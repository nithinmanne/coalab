==> flow/design.v <==
`timescale 1ns / 1ps
module datareg(n, ni, rem, remld, remi, div, divld, divi, res, resld, resi, clk, rst);
input [15:0] ni, remi, divi;
input remld, divld, resi, resld, clk, rst;
output [15:0] n, rem, div;
output res;
reg [15:0] n, rem, div;
reg res;
always @(posedge clk)
begin
	if(rst == 1)
	begin
		n <= ni;
		rem <= 0;
		div <= 0;
		res <= 1'b1;
	end
	else
	begin
		if(remld==1) rem <= remi;
		if(divld==1) div <= divi;
		if(resld==1) res <= resi;
	end
end
endmodule
==> From RTL to reports: datareg <==
What the tools print for datareg, step after step.
Lines are those of the file above, counted from 1.
Cell names lack the library's common part.
{ "design": {"top": "datareg", "clk_port": "clk", "library": "sky130hd", "corner": "tt_025C_1v80"} }

==> Word level <==
Counts by Yosys on the flattened word-level netlist (proc, flatten, opt, wreduce; memories kept). Register bits leave out memories and registers merged into their read ports (data or address); mux counts leave out enables and synchronous resets folded into registers. Print and check cells are left out. Cells with the same type and inputs are merged into one.
{ "word_totals": {"register_bits": 49, "in_bits": 54, "output_inout_bits": 49, "word_cells": 4} }

==> Logic depth <==
Depth = most cells in a row (Yosys ltp): at word level without a register or memory, in the mapped netlist without a sequential cell, where the memories' decode and read muxes count.
{ "depth": {"depth_word": 0, "abc_area": 0, "ltp_mapped": 4, "ltp_nobuf": 2} }

==> Mapped cells and area <==
Source: synth_stat.txt of the flow (Yosys; design flattened, memories mapped). It holds for the ABC_AREA given above (unset counts as 0); a run with the other value may have another netlist.
Totals and module areas in this step are rounded.
{ "synth_totals": {"stdcells": 123, "mapped_area_um2": 1700, "seq_area_um2": 1100, "ff_cells": 49} }
{ "by_type": {"columns": ["cell", "n", "area_total_um2"], "rows": [
  ["dfxtp_1", 33, 660.634],
  ["edfxtp_1", 16, 480.461],
  ["mux2i_1", 32, 320.307],
  ["nor2_1", 32, 120.115],
  ["buf_12", 2, 40.038],
  ["buf_6", 2, 22.522],
  ["buf_2", 3, 15.014],
  ["a211o_1", 1, 8.758],
  ["nor2b_1", 1, 6.256],
  ["clkbuf_1", 1, 3.754]
]} }

==> Worst setup path after synthesis <==
Path of least setup slack by OpenSTA after synthesis, without wires, with an ideal clock, recovery checks aside; 20% of the period is set as input and as output delay. Where synthesis merged equal registers, the netlist keeps one of their names.
{ "synth_path": {"path_type": "input port to flip-flop", "start": "input divld", "end": "register div[10]", "period_ns": 1.2, "input_delay_ns": 0.240, "setup_ns": 0.117, "launch_ns": 0.240, "arrival_ns": 0.705, "slack_ns": 0.378, "path_delay_ns": 0.582, "stages": 4, "path_buffers": 2, "period_less_setup_slack_ns": 0.822} }
"path_delay_ns" = arrival - input delay + setup time.
"stages": output pins that drive a net of the path, with the launching flip-flop's if there is one; two outputs of one cell count as two.
"period_less_setup_slack_ns" = period - worst setup slack (recovery checks aside). The figure is calculated, with input and output delays left at 20% of the set period.
{ "synth_via": {"path_cell_list": "buf_6 > buf_12 > mux2i_1 > nor2_1"} }
{ "synth_rtl": {"columns": ["item", "line", "source"], "rows": [
  ["start: declaration", 4, "input remld, divld, resi, resld, clk, rst;"],
  ["end: assignment", 15, "div <= 0;"],
  ["end: assignment", 21, "if(divld==1) div <= divi;"],
  ["end: declaration", 5, "output [15:0] n, rem, div;"]
]} }
Chain of elaborated cells between the ends: none given.

Ticket comment

module datareg, platform sky130hd, 2 stored runs of the flow under differing settings, order arbitrary. Input and output delays are each 20% of the period that was set; the output load is 0.01 pF.

Record 1
==> flow/run.sh <==
#!/bin/bash
# the make line also repeats the synthesis and layout settings of config.mk as NAME=value (left out here)
make -C /OpenROAD-flow-scripts/flow DESIGN_CONFIG=/design/flow/config.mk WORK_HOME=/design/flow/orfs CLKGATE_MAP_FILE= finish
==> flow/config.mk <==
export PLATFORM = sky130hd
export DESIGN_NAME = datareg
export DESIGN_NICKNAME = datareg
export VERILOG_FILES = /design/flow/design.v
export SDC_FILE = /design/flow/constraint.sdc
export NUM_CORES = 4
export LEC_CHECK = 0
export CAP_MARGIN = 20
export CORE_ASPECT_RATIO = 0.59
export CORE_MARGIN = 2
export CORE_UTILIZATION = 59
export CTS_CLUSTER_DIAMETER = 40
export CTS_CLUSTER_SIZE = 38
export GPL_TIMING_DRIVEN = 0
export PLACE_DENSITY_LB_ADDON = 0.2
export SETUP_SLACK_MARGIN = 0.04
export SLEW_MARGIN = 5
==> flow/constraint.sdc <==
create_clock -name core_clock -period 0.652 [get_ports {clk}]
set_input_delay 0.1304 -clock core_clock [delete_from_list [all_inputs] [get_ports {clk}]]
set_output_delay 0.1304 -clock core_clock [all_outputs]
set_load 0.01 [all_outputs]

==> results of record 1, as JSON <==
{
  "outcome": "no final report: placement broke off with FLW-0024"
}

Record 2
==> flow/run.sh <==
#!/bin/bash
# the make line also repeats the synthesis and layout settings of config.mk as NAME=value (left out here)
make -C /OpenROAD-flow-scripts/flow DESIGN_CONFIG=/design/flow/config.mk WORK_HOME=/design/flow/orfs CLKGATE_MAP_FILE= finish
==> flow/config.mk <==
export PLATFORM = sky130hd
export DESIGN_NAME = datareg
export DESIGN_NICKNAME = datareg
export VERILOG_FILES = /design/flow/design.v
export SDC_FILE = /design/flow/constraint.sdc
export NUM_CORES = 4
export LEC_CHECK = 0
export ABC_AREA = 1
export CAP_MARGIN = 20
export CELL_PAD_IN_SITES_GLOBAL_PLACEMENT = 1
export CORE_MARGIN = 2
export CORE_UTILIZATION = 57
export MAX_ROUTING_LAYER = met5
export PLACE_DENSITY_LB_ADDON = 0.03
export SETUP_SLACK_MARGIN = 0.33
export SLEW_MARGIN = 20
==> flow/constraint.sdc <==
create_clock -name core_clock -period 1.6 [get_ports {clk}]
set_input_delay 0.3200 -clock core_clock [delete_from_list [all_inputs] [get_ports {clk}]]
set_output_delay 0.3200 -clock core_clock [all_outputs]
set_load 0.01 [all_outputs]

==> results of record 2, as JSON <==
{
  "outcome": "no final report: placement broke off with FLW-0024"
}
